==> flow/design.v <==
module display_min_sec (
input clock,
output wire [3:0] sec_units, sec_tens, min_units, min_tens);
	reg [5:0] seconds;
	reg [5:0] minutes;
	always @(posedge clock) begin
		seconds <= seconds + 1;
		if (seconds > 59) begin
		minutes <= minutes + 1;
		seconds <= 0;
		end
	end
    assign sec_units = seconds % 10;
    assign sec_tens  = seconds / 10;
    assign min_units = minutes % 10;
    assign min_tens  = minutes / 10;
	 endmodule
# Reports on display_min_sec
# The steps from the RTL of display_min_sec to its reports follow in flow order.
# Line numbers count from 1 in the design file above.
# Cell names lack the library's common part.
# Not given: n/a
# setup
design,display_min_sec
clock,clock
cell_library,sky130hd
pvt_corner,tt_025C_1v80

# Word level
# Source: Yosys, flattened and elaborated, memories not mapped. Widths are those after wreduce; folded enables and synchronous resets count as part of the registers. Registers that Yosys merges into a memory's read port (data or address) are not register bits. Print and check cells do not count. Equal cells are merged and count once.
# op_classes
n_addsub,2
div_mod_pow,4
n_cmp,1
# op_table
operator,n
6-bit by 4-bit divider with 32-bit output (second input constant),2
6-bit by 4-bit modulo with 32-bit output (second input constant),2
6-bit by 1-bit adder with 6-bit output (second input constant),2
6-bit > comparator (second input constant),1
# word_totals
regBits,12
inputBits,1
output_inout_bits,16
elab_cells,9

# Logic depth
# Depth = most cells in a row (Yosys ltp): at word level without a register or memory, in the mapped netlist without a sequential cell, where the memories' decode and read muxes count.
# depth
word_depth,1
abc_area,0
depth_mapped,14

# Mapped cells and area
# Source: synth_stat.txt of the flow (Yosys; design flattened, memories mapped). It holds for the ABC_AREA given above (unset counts as 0); a run with the other value may have another netlist.
# synth_totals
cells,180
area_um2,1461.4
seqArea_um2,300.3
flip_flops,12
# types
cell,n,type_area_um2
edfxtp_1,6,180.173
ha_1,13,162.656
dfxtp_1,6,120.115
nor2_1,18,67.565
xnor2_1,6,52.55
a21oi_1,9,45.043
inv_1,12,45.043
nand2_1,12,45.043
o21ai_0,8,40.038
buf_4,5,37.536
a21o_1,4,30.029
nand3_1,6,30.029
nor3_1,6,30.029
a2111oi_4,1,27.526
xnor2_4,1,27.526
nor2b_1,4,25.024
buf_6,2,22.522
o211ai_1,3,22.522
# Other cell types: 39; their cells: 58.

# Worst setup path after synthesis
# Path of least setup slack by OpenSTA after synthesis, without wires, with an ideal clock, recovery checks aside; 20% of the period is set as input and as output delay. Where synthesis merged equal registers, the netlist keeps one of their names.
# synth_timing
path_kind,register to output
from,register minutes[3]
to,output port min_units[3]
period_ns,3.62
out_delay_ns,0.724
arrival_ns,2.576
slack_ns,0.320
path_delay_ns,2.576
path_stages,14
path_buffers,1
synth_period_reached_ns,3.3
# "path_delay_ns" = arrival - input delay + setup time.
# A path that ends at an output port has no setup time.
# "path_stages": output pins that drive a net of the path, with the launching flip-flop's if there is one; two outputs of one cell count as two.
# "synth_period_reached_ns" is the clock period less the worst setup slack; recovery checks do not enter. This is arithmetic on one report: input and output delays are still those of the set period (20% each).
# The rows between start and end are the longest chain of elaborated cells between them; the timing report does not say that the signal goes this way. Where chains are equally long, one stands for them.
# Each line given opens the expression or statement behind the cell; cells for indexed reads and writes are added by Yosys, which also makes memories of some case tables.
# synth_via
path_cell_list,edfxtp_1 > buf_6 > nor2_2 > inv_1 > ha_1 > nand2b_1 > o21ai_1 > o211a_4 > and2_4 > nor2_1 > ha_1 > nor3_1 > a221oi_2 > a2bb2oi_1
elab_chain_len,1
cone_cells,1
cone_classes,div (1)
# synth_rtl
item,line_no,source
start: declaration,5,reg [5:0] minutes;
start: assignment,9,minutes <= minutes + 1;
6-bit by 4-bit modulo with 32-bit output,15,assign min_units = minutes % 10;
end: declaration,3,"output wire [3:0] sec_units, sec_tens, min_units, min_tens);"

# Timing after layout
# Path of least setup slack in the final report of entry A (OpenROAD, finished layout, wires in). Where an end is a register, its clock arrival counts in the times.
# layout_timing
path_kind,register to output
from,register minutes[4]
to,output port min_units[3]
period_ns,4.58
out_delay_ns,0.92
arrival_ns,3.66
slack_ns,0.00
path_stages,14
path_buffers,1
# The rows between start and end are the longest chain of elaborated cells between them; the timing report does not say that the signal goes this way. Where chains are equally long, one stands for them.
# layout_via
path_cell_list,edfxtp_1 > nor2_2 > inv_1 > ha_1 > nand2b_1 > o21ai_2 > o211a_4 > and2_4 > nor2_1 > ha_1 > nor3_1 > a221oi_2 > a2bb2oi_1 > clkdlybuf4s50_1
elab_chain_len,1
cone_cells,1
cone_classes,div (1)
# layout_rtl
item,line_no,source
start: declaration,5,reg [5:0] minutes;
start: assignment,9,minutes <= minutes + 1;
6-bit by 4-bit modulo with 32-bit output,15,assign min_units = minutes % 10;
end: declaration,3,"output wire [3:0] sec_units, sec_tens, min_units, min_tens);"

# Module display_min_sec, platform sky130hd: 2 stored runs of the flow (Yosys, OpenROAD) with differing settings, in no particular order. Input and output delays are each 20% of the period that was set; the output load is 0.01 pF.
# "clock_period_reached_ns" = clock period - worst setup slack. The figure is calculated, with input and output delays left at 20% of the set period.
# "critical_path_time_ns" means the part of the period allowed to the worst setup path (the constraints hold back 20% at inputs and 20% at outputs) less its slack; where the path has registers, the arrival times of their clocks count too.
# "totalPower_mw" rests on the timing tool's default activity at the inputs, not on a simulated workload.
# A setting shown as - is not set for that run.
# A result given as - is not shown for that run.
stored run,period_ns,CORE_UTILIZATION,SETUP_SLACK_MARGIN,CORE_ASPECT_RATIO,CELL_PAD_IN_SITES_DETAIL_PLACEMENT,TNS_END_PERCENT,ABC_AREA,CAP_MARGIN,CORE_MARGIN,SLEW_MARGIN,PLACE_DENSITY_LB_ADDON,HOLD_SLACK_MARGIN,CELL_PAD_IN_SITES_GLOBAL_PLACEMENT,GPL_ROUTABILITY_DRIVEN,CTS_CLUSTER_SIZE,CTS_CLUSTER_DIAMETER,MIN_ROUTING_LAYER,design_die_area_um2,post_route_util_pct,cell_area_final_um2,post_synth_area_um2,critical_path_time_ns,worst_path_kind,holdWs_ns,worstSetupSlack_ns,totalPower_mw,tns_ns,clock_period_reached_ns
entry A,4.58,30,-0.24,0.74,2,95,0,20,2,20,-,-,-,-,-,-,-,5452.1,36.8,1694.1,1461.4,3.66,register to output,0.531,0.002,0.2171,0.000,4.578
entry B,6.19,57,-,0.62,-,-,-,20,2,20,0.1,-0.09,3,1,41,368,met2,-,-,-,-,-,-,-,-,-,-,-
# Entry B: stopped before the end: placement reported FLW-0024
