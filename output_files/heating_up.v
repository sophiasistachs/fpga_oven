==> flow/design.v <==
module heating_up (
input wire [9:0] input_temp,
input wire clock, 
input wire heat,
output reg [9:0] oven_temp);
	 always @(posedge clock) begin
		if (oven_temp <= input_temp)begin
			if (heat == 1) begin	
						 oven_temp <= oven_temp + 2;          
					end 
					else if (heat == 0) begin  
						 oven_temp <= oven_temp - 1;          
					end 
					else begin
						 oven_temp <= oven_temp;              
					end
				end
			end
endmodule 
---- From RTL to reports: heating_up ----
Tool output for the design above, in the order of the flow.
Lines are those of the file above, counted from 1.
Not given: -
inputs
  design top .............................. heating_up
  clock port .............................. clock
  library ................................. sky130hd
  corner .................................. tt_025C_1v80

---- Word level ----
Yosys after proc, flatten, opt, wreduce and memory -nomap, before mapping. Enables and synchronous resets that opt folds into registers are not counted as muxes. Memory bits, and registers merged into a memory's read port (data or address), are not among the register bits. Print and check cells are not counted. Equal cells are merged and count once.
word-level totals
  output and inout port bits .............. 10
  input bits .............................. 12
  register bits ........................... 10
  cells after elaboration ................. 5
cells by class
  multiplexer cells ....................... 1
  $lt $le $gt $ge ......................... 1
  $add $sub $neg .......................... 2
operators with widths
  kind                                                 number
  subtractor 10 x 1 -> 10 bit (second input constant)  1
  <= comparator 10 bit                                 1
  adder 10 x 2 -> 10 bit (second input constant)       1
  2-to-1 mux 10 bit                                    1

---- Longest topological paths ----
Depth = most cells in a row (Yosys ltp): at word level without a register or memory, in the mapped netlist without a sequential cell, where the memories' decode and read muxes count.
logic depth
  word-level depth ........................ 2
  ABC_AREA ................................ 1
  mapped depth ............................ 11
  depth with buffers taken out ............ 11

---- After synthesis ----
The flow's flattened synthesis, as Yosys stat reports it; memories are mapped. The netlist is that of the ABC_AREA named above (0 if unset); the other value can give another one.
The area totals of this step are shown rounded.
synthesis totals
  synthesis area .......................... 1040 sq um
  mapped flip-flops ....................... 10
  mapped cells ............................ 146
  buffer cells ............................ 2
  sequential area ......................... 300.3 sq um
cell types
  cell type                  number
  sky130_fd_sc_hd__edfxtp_1  10
  sky130_fd_sc_hd__nand2_1   49
  sky130_fd_sc_hd__ha_1      14
  sky130_fd_sc_hd__inv_1     27
  sky130_fd_sc_hd__nor2_1    12
  sky130_fd_sc_hd__xor2_1    4
  sky130_fd_sc_hd__nand3_1   6
  sky130_fd_sc_hd__o21ai_2   3
  sky130_fd_sc_hd__nor3_4    1
  sky130_fd_sc_hd__a21oi_1   3
  sky130_fd_sc_hd__nand2_2   2
  sky130_fd_sc_hd__buf_6     1
  sky130_fd_sc_hd__nor2_4    1
  sky130_fd_sc_hd__nor3_1    2
  sky130_fd_sc_hd__nor3_2    1
  sky130_fd_sc_hd__o21ai_0   2
  sky130_fd_sc_hd__a21boi_0  1
  sky130_fd_sc_hd__inv_2     2
Not listed: further types 5, cells in them 5.

---- Path before layout ----
Source: OpenSTA report_checks on the synthesized netlist (no wires, ideal clock, input and output delay 20% of the period each), path of least setup slack; recovery checks are left aside. Register names are those of the netlist, which keeps one name where synthesis merged equal registers.
path after synthesis
  path type ............................... input port to flip-flop
  from .................................... in input_temp[9]
  to ...................................... reg oven_temp[1]
  path buffers ............................ 0
  driving pins on the path ................ 7
  path delay .............................. 1.210 ns
  period .................................. 2.83 ns
  required time ........................... 2.496 ns
  arrival time ............................ 1.442 ns
  external input delay .................... 0.566 ns
  slack ................................... 1.053 ns
  period reached after synthesis .......... 1.777 ns
"path delay" is the arrival time less input delay plus setup time.
"driving pins on the path" counts driving pins, that of a launching flip-flop among them; a cell with two outputs on the path counts twice.
"period reached after synthesis" is the clock period less the worst setup slack; recovery checks do not enter. This is arithmetic on one report: input and output delays are still those of the set period (20% each).
Between the ends stands the longest chain of elaborated cells between them, by number of cells; it is not shown to be the way that was timed. Of several equally long chains one is given.
Each line given opens the expression or statement behind the cell; cells for indexed reads and writes are added by Yosys, which also makes memories of some case tables.
A register here has more assigning lines than the two given.
on the way, after synthesis
  path through ............................ sky130_fd_sc_hd__inv_1 > sky130_fd_sc_hd__ha_1 > sky130_fd_sc_hd__nand2_1 > sky130_fd_sc_hd__inv_1 > sky130_fd_sc_hd__a21oi_1 > sky130_fd_sc_hd__nand3_1 > sky130_fd_sc_hd__nand2_1
  length of the longest elaborated chain .. 1
ends and longest elaborated chain, after synthesis
  what                  line  text
  from (decl)           2     input wire [9:0] input_temp,
  <= comparator 10 bit  7     if (oven_temp <= input_temp)begin
  to (assign)           9     oven_temp <= oven_temp + 2;
  to (assign)           12    oven_temp <= oven_temp - 1;
  to (decl)             5     output reg [9:0] oven_temp);

---- Path in the finished layout ----
Path of least setup slack in the final report of flow run A (OpenROAD, finished layout, wires in). Where an end is a register, its clock arrival counts in the times.
path post-layout
  path type ............................... input port to flip-flop
  from .................................... in input_temp[9]
  to ...................................... reg oven_temp[3]
  driving pins on the path ................ 7
  external input delay .................... 0.55 ns
  path buffers ............................ 1
  arrival time ............................ 2.17 ns
  required time ........................... 2.65 ns
  period .................................. 2.77 ns
  slack ................................... 0.48 ns
Between the ends stands the longest chain of elaborated cells between them, by number of cells; it is not shown to be the way that was timed. Of several equally long chains one is given.
A register here has more assigning lines than the two given.
on the way, post-layout
  path through ............................ sky130_fd_sc_hd__clkdlybuf4s50_1 > sky130_fd_sc_hd__inv_1 > sky130_fd_sc_hd__ha_1 > sky130_fd_sc_hd__nand2_1 > sky130_fd_sc_hd__nor2_1 > sky130_fd_sc_hd__nand4_1 > sky130_fd_sc_hd__nand2_1
  length of the longest elaborated chain .. 1
ends and longest elaborated chain, post-layout
  what                  line  text
  from (decl)           2     input wire [9:0] input_temp,
  <= comparator 10 bit  7     if (oven_temp <= input_temp)begin
  to (assign)           9     oven_temp <= oven_temp + 2;
  to (assign)           12    oven_temp <= oven_temp - 1;
  to (decl)             5     output reg [9:0] oven_temp);

Wiki page: heating_up / flow data

Design heating_up on sky130hd. What follows are 2 stored runs of the flow, each under its own settings; their order means nothing. The constraints put input and output delay at 20% of the set period each and load the outputs with 0.01 pF.
"period achieved" = clock period - worst setup slack. The figure is calculated, with input and output delays left at 20% of the set period.
"time used up by the worst setup path" means the part of the period allowed to the worst setup path (the constraints hold back 20% at inputs and 20% at outputs) less its slack; where the path has registers, the arrival times of their clocks count too.
"total power after layout" rests on the timing tool's default activity at the inputs, not on a simulated workload.
The measured numbers are rounded.

---- flow run A ----
settings
  period_ns = 2.77
  CORE_UTILIZATION = 29
  PLACE_DENSITY_LB_ADDON = 0.14
  HOLD_SLACK_MARGIN = -0.05
  CORE_ASPECT_RATIO = 1.71
  CELL_PAD_IN_SITES_GLOBAL_PLACEMENT = 1
  CELL_PAD_IN_SITES_DETAIL_PLACEMENT = 0
  ABC_AREA = 1
  GPL_TIMING_DRIVEN = 0
  GPL_ROUTABILITY_DRIVEN = 1
  MIN_ROUTING_LAYER = met1
  MAX_ROUTING_LAYER = met4
  CAP_MARGIN = 20
  CORE_MARGIN = 2
  SLEW_MARGIN = 20
results
  period achieved ......................... 2.292 ns
  utilization after layout ................ 39.4%
  area of the synthesized netlist ......... 1040 sq um
  worst slack on setup checks ............. 0.478 ns
  setup TNS ............................... 0.000 ns
  standard-cell area of the final layout .. 1351 sq um
  area inside the die boundary ............ 4098 sq um
  time used up by the worst setup path .... 1.74 ns
  type of the worst setup path ............ input port to flip-flop
  total power after layout ................ 1.328 mW
  worst hold slack after layout ........... 0.600 ns

---- flow run B ----
settings
  period_ns = 1.81
  CORE_UTILIZATION = 15
  SETUP_SLACK_MARGIN = -0.02
  PLACE_DENSITY = 0.93
  CORE_MARGIN = 3
  ABC_AREA = 1
  GPL_TIMING_DRIVEN = 1
  CTS_CLUSTER_SIZE = 39
  CAP_MARGIN = 25
  SLEW_MARGIN = 20
results
  period achieved ......................... 1.763 ns
  utilization after layout ................ 25.9%
  area of the synthesized netlist ......... 1040 sq um
  worst slack on setup checks ............. 0.047 ns
  setup TNS ............................... 0.000 ns
  standard-cell area of the final layout .. 1690 sq um
  area inside the die boundary ............ 7966 sq um
  time used up by the worst setup path .... 1.40 ns
  type of the worst setup path ............ flip-flop to output port
  total power after layout ................ 2.727 mW
  worst hold slack after layout ........... 0.738 ns
